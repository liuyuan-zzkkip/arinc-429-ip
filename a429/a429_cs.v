==> flow/design.v <==
`timescale 1ns/1ns
module A429_CS
(
	  rst_i
	, clk_i
	, irq_o	 
	, cyc_i
	, stb_i
	, adr_i
	, wnr_i
	, dat_i
	, dat_o
	, ack_o
	, tf_rs
	, tf_wr
	, tf_di
	, tf_cn
	, tf_fl
	, tf_af
	, tf_et
	, tf_ae
	, rf_rs
	, rf_rd
	, rf_do
	, rf_cn
	, rf_fl
	, rf_af
	, rf_et
	, rf_ae
	, tx_ena
	, rx_ena
	, tx_hi_spd
	, rx_hi_spd
	, lloop_ena
	, rloop_ena
);
parameter ENABLE_IRQ = 1;  
input  rst_i;
input  clk_i;
output irq_o;
reg    irq_o;
input             cyc_i;
input             stb_i;
input      [ 1:0] adr_i;
input             wnr_i;
input      [31:0] dat_i;
output reg [31:0] dat_o;
output reg        ack_o;
output            tf_rs;
output reg        tf_wr;
output reg [31:0] tf_di;
input      [15:0] tf_cn;
input             tf_fl;
input             tf_af;
input             tf_et;
input             tf_ae;
output       rf_rs;
output reg   rf_rd;
input [31:0] rf_do;
input [15:0] rf_cn;
input        rf_fl;
input        rf_af;
input        rf_et;
input        rf_ae;
output tx_ena;
output rx_ena;
output tx_hi_spd;
output rx_hi_spd;
output lloop_ena;
output rloop_ena;
wire[31:0] txsts;
wire[31:0] rxsts;
reg [31:0] cmd;
reg [ 7:0] sts_irq;
reg [23:20] tx_irq;
reg [23:20] rx_irq;
reg clr_tx_irq = 0;
reg clr_rx_irq = 0;
localparam st0 = 0;
localparam st1 = 1;
reg [0:0] state;
always @(posedge clk_i)
if(rst_i)
	begin
		cmd <= #1 0;
		tf_wr <= #1 0;
		rf_rd <= #1 0;
		ack_o <= #1 0;
		state <= #1 st0;
	end
else
	begin
		ack_o <= #1 0;
		tf_wr <= #1 0;
		rf_rd <= #1 0;
		clr_tx_irq <= #1 0;
		clr_rx_irq <= #1 0;
		case(state)	 
			st0:
				if(stb_i & cyc_i)
					begin
						ack_o <= #1 1;
						state <= #1 st1;
						if(wnr_i)
							begin
								case(adr_i)	 
									2'd0:
										begin
											tf_di <= #1 dat_i;
											tf_wr <= #1 ~tf_fl;
										end
									2'd1:
										begin
											cmd <= #1 dat_i;
										end
								endcase
							end
						else
							begin
								if(adr_i == 2'd0)
									rf_rd <= #1 ~rf_et;
								case(adr_i)	 
									2'd0:	dat_o <= #1 rf_do;
									2'd1:	dat_o <= #1 cmd;
									2'd2:	begin dat_o <= #1 txsts; clr_tx_irq <= #1 1; end
									2'd3:	begin dat_o <= #1 rxsts; clr_rx_irq <= #1 1; end
								endcase
							end
					end
			st1:
				begin
					state <= #1 st0;
				end
		endcase
	end
assign tx_ena      = cmd[0];
assign tx_hi_spd   = cmd[1];
assign tf_rs       = cmd[2];
assign lloop_ena   = cmd[3];
assign rx_ena      = cmd[4];
assign rx_hi_spd   = cmd[5];
assign rf_rs       = cmd[6];
assign rloop_ena   = cmd[7];
assign txsts[15:0] = tf_cn;
assign txsts[16]   = tf_et;
assign txsts[17]   = tf_fl;
assign txsts[18]   = tf_ae;
assign txsts[19]   = tf_af;
assign txsts[20]   = tx_irq[20];
assign txsts[21]   = tx_irq[21];
assign txsts[22]   = tx_irq[22];
assign txsts[23]   = tx_irq[23];
assign rxsts[15:0] = rf_cn;
assign rxsts[16]   = rf_et;
assign rxsts[17]   = rf_fl;
assign rxsts[18]   = rf_ae;
assign rxsts[19]   = rf_af;
assign rxsts[20]   = rx_irq[20];
assign rxsts[21]   = rx_irq[21];
assign rxsts[22]   = rx_irq[22];
assign rxsts[23]   = rx_irq[23];
generate
if(ENABLE_IRQ)
begin
reg last_tf_et;
reg last_tf_fl;
reg last_tf_ae;
reg last_tf_af;
reg last_rf_et;
reg last_rf_fl;
reg last_rf_ae;
reg last_rf_af;
always @(posedge clk_i)
begin
    last_tf_et <= #1 tf_et;
    last_tf_fl <= #1 tf_fl;
    last_tf_ae <= #1 tf_ae;
    last_tf_af <= #1 tf_af;
    last_rf_et <= #1 rf_et;
    last_rf_fl <= #1 rf_fl;
    last_rf_ae <= #1 rf_ae;
    last_rf_af <= #1 rf_af;
end
reg pe_tf_et;
reg pe_tf_fl;
reg pe_tf_ae;
reg pe_tf_af;
reg pe_rf_et;
reg pe_rf_fl;
reg pe_rf_ae;
reg pe_rf_af;
always @(posedge clk_i)
begin
    pe_tf_et <= #1 tf_et && !last_tf_et;
    pe_tf_fl <= #1 tf_fl && !last_tf_fl;
    pe_tf_ae <= #1 tf_ae && !last_tf_ae;
    pe_tf_af <= #1 tf_af && !last_tf_af;
    pe_rf_et <= #1 rf_et && !last_rf_et;
    pe_rf_fl <= #1 rf_fl && !last_rf_fl;
    pe_rf_ae <= #1 rf_ae && !last_rf_ae;
    pe_rf_af <= #1 rf_af && !last_rf_af;
end
reg pe_tf_et_last;
reg pe_tf_fl_last;
reg pe_tf_ae_last;
reg pe_tf_af_last;
reg pe_rf_et_last;
reg pe_rf_fl_last;
reg pe_rf_ae_last;
reg pe_rf_af_last;
always @(posedge clk_i)
begin
	pe_tf_et_last <= #1 pe_tf_et;
	pe_tf_fl_last <= #1 pe_tf_fl;
	pe_tf_ae_last <= #1 pe_tf_ae;
	pe_tf_af_last <= #1 pe_tf_af;
	pe_rf_et_last <= #1 pe_rf_et;
	pe_rf_fl_last <= #1 pe_rf_fl;
	pe_rf_ae_last <= #1 pe_rf_ae;
	pe_rf_af_last <= #1 pe_rf_af;
end
always @(posedge clk_i)
begin
begin
	if((pe_tf_et | pe_tf_et_last) & cmd[ 8]) tx_irq[20] <= #1 1; else if(clr_tx_irq) tx_irq[20] <= #1 0;
	if((pe_tf_fl | pe_tf_fl_last) & cmd[ 9]) tx_irq[21] <= #1 1; else if(clr_tx_irq) tx_irq[21] <= #1 0;
	if((pe_tf_ae | pe_tf_ae_last) & cmd[10]) tx_irq[22] <= #1 1; else if(clr_tx_irq) tx_irq[22] <= #1 0;
	if((pe_tf_af | pe_tf_af_last) & cmd[11]) tx_irq[23] <= #1 1; else if(clr_tx_irq) tx_irq[23] <= #1 0;
end
begin
	if((pe_rf_et | pe_rf_et_last) & cmd[12]) rx_irq[20] <= #1 1; else if(clr_rx_irq) rx_irq[20] <= #1 0;
	if((pe_rf_fl | pe_rf_fl_last) & cmd[13]) rx_irq[21] <= #1 1; else if(clr_rx_irq) rx_irq[21] <= #1 0;
	if((pe_rf_ae | pe_rf_ae_last) & cmd[14]) rx_irq[22] <= #1 1; else if(clr_rx_irq) rx_irq[22] <= #1 0;
	if((pe_rf_af | pe_rf_af_last) & cmd[15]) rx_irq[23] <= #1 1; else if(clr_rx_irq) rx_irq[23] <= #1 0;
end
end
always @(posedge clk_i)
	irq_o <= #1 |tx_irq[23:20] | |rx_irq[23:20];
end
endgenerate
endmodule
# --- Tool chain data of A429_CS ---
# What the tools print for A429_CS, step after step.
# Line numbers count from 1 in the design file above.
# Library cell names are shortened.
inputs:
  design: "A429_CS"
  clock_port: "clk_i"
  lib: "sky130hd"
  corner: "tt_025C_1v80"

# --- Elaborated design ---
# Source: Yosys, flattened and elaborated, memories not mapped. Widths are those after wreduce. Registers that Yosys merges into a memory's read port (data or address) are not register bits. Print and check cells do not count. Equal cells are merged and count once.
bits:
  elab_cells: 99
  output_inout_bits: 76
  ff_bits: 134
classes:
  equal: 3
  n_reduce_logical: 26
  mux: 4
  bitwise: 25
ops:
  columns: ["operator", "count"]
  rows:
  - ["case mux 32 bit (select 4 bit)", 1]
  - ["OR reduction 5 bit", 2]
  - ["bitwise AND 1 bit", 9]
  - ["OR 1 bit", 9]
  - ["logical AND 1 bit", 8]
  - ["zero test 1 bit", 8]
  - ["AND reduction 4 bit", 2]
  - ["OR reduction 4 bit", 2]
  - ["inverter 1 bit", 7]
  - ["AND reduction 5 bit", 1]
  - ["equality test 2 bit with constant B", 2]
  - ["OR reduction 3 bit", 1]
  - ["two-way mux 1 bit", 3]
  - ["equality test 2 x 1 -> 1 bit with constant B", 1]
  - ["zero test 2 bit", 1]
  - ["OR reduction 2 bit", 1]

# --- Depth ---
# Yosys ltp: most cells in a row. Word level: on the elaborated netlist, between registers, memories and ports. Mapped: between sequential cells and ports; inverters and the memories' decode and read muxes count.
depth:
  depth_word: 3
  ABC_AREA: 0
  mapped_depth: 5
  depth_no_buf: 3

# --- Mapped cells and area ---
# Source: synth_stat.txt of the flow (Yosys; design flattened, memories mapped). It holds for the ABC_AREA given above (unset counts as 0); a run with the other value may have another netlist.
# The area totals of this step are shown rounded.
mapped:
  sequential_area_um2: 3340
  area_um2: 5030
  ff_cells: 134
  buffers: 18
  cells: 336
by_type:
  columns: ["cell_type", "count", "area_total_um2"]
  rows:
  - ["edfxtp_1", 66, 1.98E+03]
  - ["dfxtp_1", 68, 1.36E+03]
  - ["mux4_2", 24, 540.518]
  - ["mux2i_1", 40, 400.384]
  - ["nand2_1", 65, 243.984]
  - ["o21ai_0", 16, 80.077]
  - ["clkbuf_8", 4, 55.053]
  - ["nor2b_1", 8, 50.048]
  - ["buf_6", 4, 45.043]
  - ["buf_8", 3, 45.043]
  - ["inv_1", 10, 37.536]
  - ["nor2_1", 10, 37.536]
  - ["buf_4", 3, 22.522]
  - ["nand3b_4", 1, 20.019]
  - ["nor3_4", 1, 16.266]
  - ["buf_2", 3, 15.014]
  - ["nor3_1", 3, 15.014]
  - ["and4bb_2", 1, 12.512]
# Other cell types: 5; their cells: 6.

# --- Worst setup path after synthesis ---
# Path of least setup slack by OpenSTA after synthesis, without wires, with an ideal clock, recovery checks aside; 20% of the period is set as input and as output delay. Where synthesis merged equal registers, the netlist keeps one of their names.
synth_path:
  path_type: "input port to flip-flop"
  startpoint: "input cyc_i"
  endpoint: "register dat_o[0]"
  arrival_time_ps: 3933
  t_first_pin_ps: 1610
  n_path_buf: 0
  setup_slack_ps: 3656
  delay_ps: 2784
  period_ps: 8050
  stages: 2
  synth_period_reached_ps: 4394
# "delay_ps" is the arrival time less input delay plus setup time.
# "stages" counts driving pins, that of a launching flip-flop among them; a cell with two outputs on the path counts twice.
# "synth_period_reached_ps" = period - worst setup slack (recovery checks aside). The figure is calculated, with input and output delays left at 20% of the set period.
# The rows between start and end are the longest chain of elaborated cells between them; the timing report does not say that the signal goes this way. Where chains are equally long, one stands for them.
# Each line given opens the expression or statement behind the cell; cells for indexed reads and writes are added by Yosys, which also makes memories of some case tables.
# At most two assigning lines are given for a register; there are more.
synth_between:
  path_cell_list: "nand3b_4 nor3_1"
  elab_chain_len: 2
  cone_cells: 2
  cone_lines: 1
  cone_classes: "1 x logic; 1 x reduce/logical"
synth_rtl:
  columns: ["element", "line", "source"]
  rows:
  - ["from (decl)", 42, "input             cyc_i;"]
  - ["bitwise AND 1 bit", 100, "if(stb_i & cyc_i)"]
  - ["AND reduction 4 bit", null, null]
  - ["to (assign)", 123, "2'd0: dat_o <= #1 rf_do;"]
  - ["to (assign)", 124, "2'd1: dat_o <= #1 cmd;"]
  - ["to (decl)", 47, "output reg [31:0] dat_o;"]

# --- Worst path after layout ---
# From the final timing report of run 2: the path of least setup slack in the routed layout; clock arrival at registers is part of the times.
# The report prints the path's times to 10 ps; the period is as set.
layout_path:
  path_type: "flip-flop to output port"
  startpoint: "register cmd[6]"
  endpoint: "output rf_rs"
  output_delay_ps: 600
  arrival_time_ps: 1490
  n_path_buf: 1
  stages: 2
  t_first_pin_ps: 520
  setup_slack_ps: 930
  period_ps: 3020
layout_between:
  path_cell_list: "dfxtp_1 clkdlybuf4s50_1"
  elab_chain_len: 0
  cone_cells: 0
  cone_lines: 0
layout_rtl:
  columns: ["element", "line", "source"]
  rows:
  - ["from (decl)", 73, "reg [31:0] cmd;"]
  - ["from (assign)", 85, "cmd <= #1 0;"]
  - ["from (assign)", 114, "cmd <= #1 dat_i;"]
  - ["to (decl)", 57, "output       rf_rs;"]

# Top module A429_CS; platform sky130hd; tools Yosys and OpenROAD; 2 stored runs in no particular order. Input and output delays are each 20% of the period that was set; the output load is 0.01 pF.
# "achieved_clock_period_ps" = clock period - worst setup slack. The figure is calculated, with input and output delays left at 20% of the set period.
# "timing.worst_path_ps" = time allowed to the worst setup path (clock period - input delay - output delay, where it has them) - its slack; a late launch clock adds to it, a late capture clock takes from it.
# "power.total_uw" rests on the timing tool's default activity at the inputs, not on a simulated workload.
# "timing.worst_path_ps" is given in steps of 10 ps.
# The measured numbers are rounded.
runs:
  - name: "run 1"
    settings:
      period_ns: 6.33
      CORE_UTILIZATION: 46
      SETUP_SLACK_MARGIN: -0.43
      CORE_ASPECT_RATIO: 0.54
      CELL_PAD_IN_SITES_DETAIL_PLACEMENT: 2
      CTS_CLUSTER_DIAMETER: 39
      MIN_ROUTING_LAYER: "met1"
      CAP_MARGIN: 20
      CORE_MARGIN: 2
      SLEW_MARGIN: 20
    outcome: "stopped before the end: placement reported DPL-0033"
  - name: "run 2"
    settings:
      period_ns: 3.02
      CORE_UTILIZATION: 56
      PLACE_DENSITY: 0.43
      CORE_MARGIN: 3
      GPL_TIMING_DRIVEN: 1
      GPL_ROUTABILITY_DRIVEN: 0
      CTS_CLUSTER_DIAMETER: 234
      MAX_ROUTING_LAYER: "met5"
      CAP_MARGIN: 20
      SLEW_MARGIN: 20
    results:
      util_frac: 0.892
      fin_ws_ps: 930
      die_footprint_um2: 10200
      fin_tns_ps: 0
      power.total_uw: 4480
      worst_hold_slack_ps: 347
      final_cell_area_um2: 7550
      synth_chip_area_um2: 5030
      achieved_clock_period_ps: 2090
      timing.worst_path_ps: 1490
      critical_path_kind: "flip-flop to output port"
